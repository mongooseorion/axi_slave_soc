==> flow/design.v <==
module axi_slave (
   axis_awready, axis_wready, axis_bid, axis_bresp, axis_bvalid, axis_arready, axis_rid, axis_rdata, axis_rresp,
   axis_rlast, axis_rvalid, int_b,
   sysclk, sysrstn, axis_awid, axis_awaddr, axis_awlen, axis_awsize, axis_awburst, axis_awlock,
   axis_awcache, axis_awprot, axis_awvalid, axis_wid, axis_wdata, axis_wstrb, axis_wlast, axis_wvalid,
   axis_bready, axis_arid, axis_araddr, axis_arburst, axis_arlen, axis_arsize, axis_arlock, axis_arcache, axis_arprot,
   axis_arvalid, axis_rready
   ) ;
   input wire sysclk;
   input wire sysrstn;    
   input wire [3:0]  axis_awid;     
   input wire [31:0] axis_awaddr;    
   input wire [3:0]  axis_awlen;    
   input wire [2:0]  axis_awsize;   
   input wire [1:0]  axis_awburst;  
   input wire [1:0]  axis_awlock;   
   input wire [3:0]  axis_awcache;  
   input wire [2:0]  axis_awprot;   
   input wire        axis_awvalid;  
   output reg        axis_awready;  
   input wire [3:0]  axis_wid;      
   input wire [31:0] axis_wdata;    
   input wire [3:0]  axis_wstrb;    
   input wire        axis_wlast;    
   input wire        axis_wvalid;   
   output reg        axis_wready;   
   output reg [3:0]  axis_bid;     
   output reg [1:0]  axis_bresp;   
   output reg        axis_bvalid;  
   input wire        axis_bready;  
   input wire [3:0]  axis_arid;     
   input wire [31:0] axis_araddr;   
   input wire [3:0]  axis_arlen;    
   input wire [2:0]  axis_arsize;   
   input wire [1:0]  axis_arlock;   
   input wire [3:0]  axis_arcache;  
   input wire [2:0]  axis_arprot;   
   input wire        axis_arvalid;  
   input             axis_arburst;
   output reg        axis_arready;  
   output reg [3:0]  axis_rid;      
   output reg [31:0] axis_rdata;    
   output reg [1:0]  axis_rresp;    
   output wire        axis_rlast;    
   output reg        axis_rvalid;   
   input  wire       axis_rready;   
   output reg       int_b;    
   reg [31:0] memory [0:128];
   integer    i;
   reg [31:0]        write_address;
   reg [2:0]         write_size;
   reg [31:0]        reg0;
   reg [31:0]        reg1;
   reg [31:0]        reg2;
   reg [31:0]        reg3;
   wire              reg_rden;
   wire              reg_wren;
   reg [31:0]        reg_data_out;
   reg               aw_en;
   reg              axi_araddr;
   reg              axi_awaddr;
assign     axis_rlast      =    1'b1;
   always  @(posedge sysclk or negedge sysrstn) begin
      if (sysrstn == 1'b0) begin
         axis_awready <= 1'b0;
         aw_en       <= 1'b1;
      end
      else begin
         if(~axis_awready && axis_awvalid && axis_wvalid && aw_en) begin
            axis_awready <= 1'b1;
            aw_en       <= 1'b0;
         end
         else if (axis_bready && axis_bvalid) begin
            aw_en       <= 1'b1;
            axis_awready <= 1'b0;
         end
         else begin
            axis_awready <=  1'b0;
         end
        end
   end
   always @(posedge sysclk or negedge sysrstn)begin
      if(sysrstn == 1'b0)begin
            axi_awaddr  <= 0;
      end
      else begin
         if(~axis_awready && axis_awvalid && axis_wvalid && aw_en) begin
                axi_awaddr  <= axis_awaddr;
         end
      end
   end
   always @(posedge sysclk or negedge sysrstn) begin
      if(sysrstn == 1'b0) begin
         axis_wready    <= 1'b0;
      end
      else begin
         if(~axis_wready && axis_wvalid && axis_awvalid &&aw_en) begin
          axis_wready    <= 1'b1;
         end
         else begin
          axis_wready    <= 1'b0;
         end
      end
   end
   assign  reg_wren  = axis_wready && axis_wvalid && axis_awready && axis_awvalid;
   always @(posedge sysclk or negedge sysrstn) begin
      if(sysrstn == 1'b0)  begin
         reg0  <= 0;
         reg1  <= 0;
         reg2  <= 0;
         reg3  <= 0;
      end
      else begin
         if(reg_wren) begin
            case (axis_awaddr[3:2])
               2'h0: reg0  <=  axis_wdata;
               2'h1: reg1  <=  axis_wdata;
               2'h2: reg2  <=  axis_wdata;
               2'h3: reg3  <=  axis_wdata;
            default: begin
               reg0    <=  reg0;
               reg1    <=  reg1;
               reg2    <=  reg2;
               reg3    <=  reg3;
            end
            endcase
         end
      end
   end
   always @(posedge sysclk or negedge sysrstn) begin
      if(sysrstn == 1'b0) begin
         int_b   <= 1'b0;
      end
      else begin
         case (reg0)
            32'hFFFF_FFFF: int_b   <= 1;
            32'hAAAA_AAAA: int_b   <= 0;
         default:
            int_b   <= int_b;
         endcase
      end
   end
   always @(posedge sysclk or negedge sysrstn) begin
      if(sysrstn == 1'b0) begin
         axis_bvalid    <= 0;
         axis_bresp     <= 2'b0;
      end
      else begin
         if(axis_awready && axis_awvalid && ~axis_bvalid && axis_wready && axis_wvalid) begin
          axis_bvalid    <= 1'b1;
          axis_bresp     <= 2'b0;
         end
         else begin
            if(axis_bready && axis_bvalid) begin
              axis_bvalid    <= 1'b0;
            end
         end
      end
   end
   always @(posedge sysclk or negedge sysrstn) begin
      if(sysrstn == 1'b0) begin
         axis_arready   <= 1'b0;
         axi_araddr    <= 32'b0;
      end
      else begin
         if(~axis_arready && axis_arvalid) begin
          axis_arready   <= 1'b1;
          axi_araddr    <= axis_araddr;
         end
         else begin
          axis_arready   <= 1'b0;
         end
      end
   end
   always @(posedge sysclk or negedge sysrstn) begin
      if(sysrstn ==1'b0) begin
         axis_rvalid    <= 0;
         axis_rresp     <= 0;
      end
      else begin
         if(axis_arready && axis_arvalid && ~axis_rvalid) begin
            axis_rvalid    <= 1'b1;
            axis_rresp     <= 2'b0;
         end
         else if(axis_rvalid && axis_rready) begin
          axis_rvalid    <= 1'b0;
         end
      end
   end
   assign reg_rden = axis_arready & axis_arvalid & ~axis_rvalid;
   always @(*) begin
      case(axis_araddr[3:2])
         2'h0: reg_data_out    <= reg0;
         2'h1: reg_data_out    <= reg1;
         2'h2: reg_data_out    <= reg2;
         2'h3: reg_data_out    <= reg3;
      default: reg_data_out <= 0;
      endcase
   end
   always @(posedge sysclk or negedge sysrstn) begin
      if(sysrstn == 1'b0) begin
         axis_rdata <=0;
      end
      else begin
         if(reg_rden) begin
          axis_rdata <= reg_data_out;
         end
      end
   end
endmodule
# Reports on axi_slave
# Tool output for the design above, in the order of the flow.
# Lines are those of the file above, counted from 1.
# Operators: Yosys type, input widths -> output width; for muxes data width and select width s.
# Library cell names are shortened.
# A cell with - has no value.
# inputs
top_module	axi_slave
clk_port	sysclk
library	sky130hd
corner	tt_025C_1v80

# Word-level counts
# Yosys after proc, flatten, opt, wreduce and memory -nomap, before mapping. Memory bits, and registers merged into a memory's read port (data or address), are not among the register bits. Print and check cells are not counted. Equal cells are merged and count once.
# word_totals
ff_bits	167
in_bits	155
out_inout_bits	51
wordCells	66
# op_classes
n_eq	8
muxes	11
logic	7
n_reduce_logical	28
# op_table
operator	count
$pmux 32 s4	1
$eq 32x32->1 const B	2
$logic_and 1x1->1	18
$mux 1	9
$eq 2x2->1 const B	4
$reduce_and 2->1	4
$reduce_bool 2->1	4
$not 1->1	5
$eq 2x1->1 const B	2
$logic_not 2->1	2
$and 1x1->1	2
$pmux 1 s2	1

# Logic depth
# Depth = most cells in a row (Yosys ltp): at word level without a register or memory, in the mapped netlist without a sequential cell, where the memories' decode and read muxes count.
# depth
ltp_word	5
abc_area	1
ltp_mapped	7
depth_no_buf	7

# Mapped cells and area
# The flow's flattened synthesis, as Yosys stat reports it; memories are mapped. The netlist is that of the ABC_AREA named above (0 if unset); the other value can give another one.
# by_type
type	count	type_area_um2
dfrtp_1	166	4.15E+03
nand2_1	385	1.45E+03
o21ai_2	32	280.269
o21ai_1	49	245.235
o21ai_0	48	240.23
nand4_1	32	200.192
inv_1	43	161.405
buf_4	16	120.115
nor2_1	31	116.362
buf_2	21	105.101
buf_6	9	101.347
nand3_4	2	35.034
dfstp_2	1	26.275
nor2_2	4	25.024
nand2_4	2	22.522
clkbuf_2	4	20.019
nor2_8	1	20.019
clkbuf_1	5	18.768
# Other cell types: 5; their cells: 8.
# synth_totals
cells	859
synth_area_um2	7372.1
seq_area_um2	4180.3
ff_cells	167
n_buf	55

# Path before layout
# Path of least setup slack by OpenSTA after synthesis, without wires, with an ideal clock, recovery checks aside; 20% of the period is set as input and as output delay. Where synthesis merged equal registers, the netlist keeps one of their names.
# synth_path
path_type	register to register
startpoint	register axis_wready
endpoint	register reg3[19]
tclk_ns	1.44
setup_ns	0.120
launch_ns	0.000
t_arrival_ns	1.164
t_required_ns	1.320
slack_ns	0.156
delay_ns	1.284
driving_pins	7
n_path_buf	1
period_less_setup_slack_ns	1.284
# "delay_ns" = arrival - input delay + setup time.
# "driving_pins" counts driving pins, that of a launching flip-flop among them; a cell with two outputs on the path counts twice.
# "period_less_setup_slack_ns" = period - worst setup slack (recovery checks aside). The figure is calculated, with input and output delays left at 20% of the set period.
# Between the ends stands the longest chain of elaborated cells between them, by number of cells; it is not shown to be the way that was timed. Of several equally long chains one is given.
# Each line given opens the expression or statement behind the cell; cells for indexed reads and writes are added by Yosys, which also makes memories of some case tables.
# At most two assigning lines are given for a register; there are more.
# synth_via
path_cell_list	dfrtp_1 -> nand2_1 -> nor2_8 -> nand3_4 -> buf_4 -> nand2_1 -> o21ai_2
elab_chain_len	4
cone_cells	4
cone_lines	1
classes_between	reduce/logical (4)
# synth_rtl
element	line	rtl
from (decl)	26	output reg        axis_wready;
from (assign)	94	axis_wready    <= 1'b0;
from (assign)	98	axis_wready    <= 1'b1;
$logic_and 1x1->1 (3 in a row)	105	assign  reg_wren  = axis_wready && axis_wvalid && axis_awready && axis_awvalid;
$reduce_and 2->1	-
to (assign)	119	2'h3: reg3  <=  axis_wdata;
to (assign)	124	reg3    <=  reg3;
to (decl)	55	reg [31:0]        reg3;

# Timing after layout
# From the final timing report of run 1: the path of least setup slack in the routed layout; clock arrival at registers is part of the times.
# layout_path
path_type	register to output
startpoint	register int_b
endpoint	output port int_b
tclk_ns	1.6
output_delay_ns	0.32
launch_ns	0.42
t_arrival_ns	1.39
t_required_ns	1.28
slack_ns	-0.11
driving_pins	2
n_path_buf	1
# At most two assigning lines are given for a register; there are more.
# layout_via
path_cell_list	dfrtp_1 -> clkdlybuf4s50_1
elab_chain_len	0
cone_cells	0
cone_lines	0
# layout_rtl
element	line	rtl
from (decl)	47	output reg       int_b;
from (assign)	132	int_b   <= 1'b0;
from (assign)	139	int_b   <= int_b;
to (decl)	47

# axi_slave through Yosys and OpenROAD on sky130hd: 2 stored runs, unordered, with their settings and measured results. The constraints put input and output delay at 20% of the set period each and load the outputs with 0.01 pF.
# "achieved_period_ns": clock period set for the run, less the worst setup slack. It is reckoned from that one timing run; input and output delays stay at 20% of the period that was set.
# "worst_path_ns" is the time allowed to the run's worst setup path (the clock period less input and output delay, where it has them) less its slack. Clock arrival times count: a late capture clock shortens it, a late launch clock lengthens it.
# "final_power_uw": no workload was simulated; the value follows from the tool's default switching activity.
# A setting shown as . is not set for that run.
run	period_ns	CORE_UTILIZATION	SETUP_SLACK_MARGIN	PLACE_DENSITY	CELL_PAD_IN_SITES_GLOBAL_PLACEMENT	CELL_PAD_IN_SITES_DETAIL_PLACEMENT	ABC_AREA	CTS_CLUSTER_SIZE	CAP_MARGIN	CORE_MARGIN	SLEW_MARGIN	PLACE_DENSITY_LB_ADDON	MIN_ROUTING_LAYER	MAX_ROUTING_LAYER	synthesis_area_um2	total_die_area_um2	cell_area_final_um2	setup_worst_slack_ns	final_setup_tns_ns	final_power_uw	achieved_period_ns	worst_path_ns	path_kind
run 1	1.6	37	-0.15	0.64	0	1	1	81	20	2	20	.	.	.	7372.1	21070.0	9215.1	-0.111	-1.396	9218	1.711	1.39	register to output
run 2	1.51	47	0.03	.	.	.	.	13	20	2	5	0.13	met2	met4	7262.0	16460.9	9449.1	-0.165	-13.238	9247	1.675	1.67	register to register
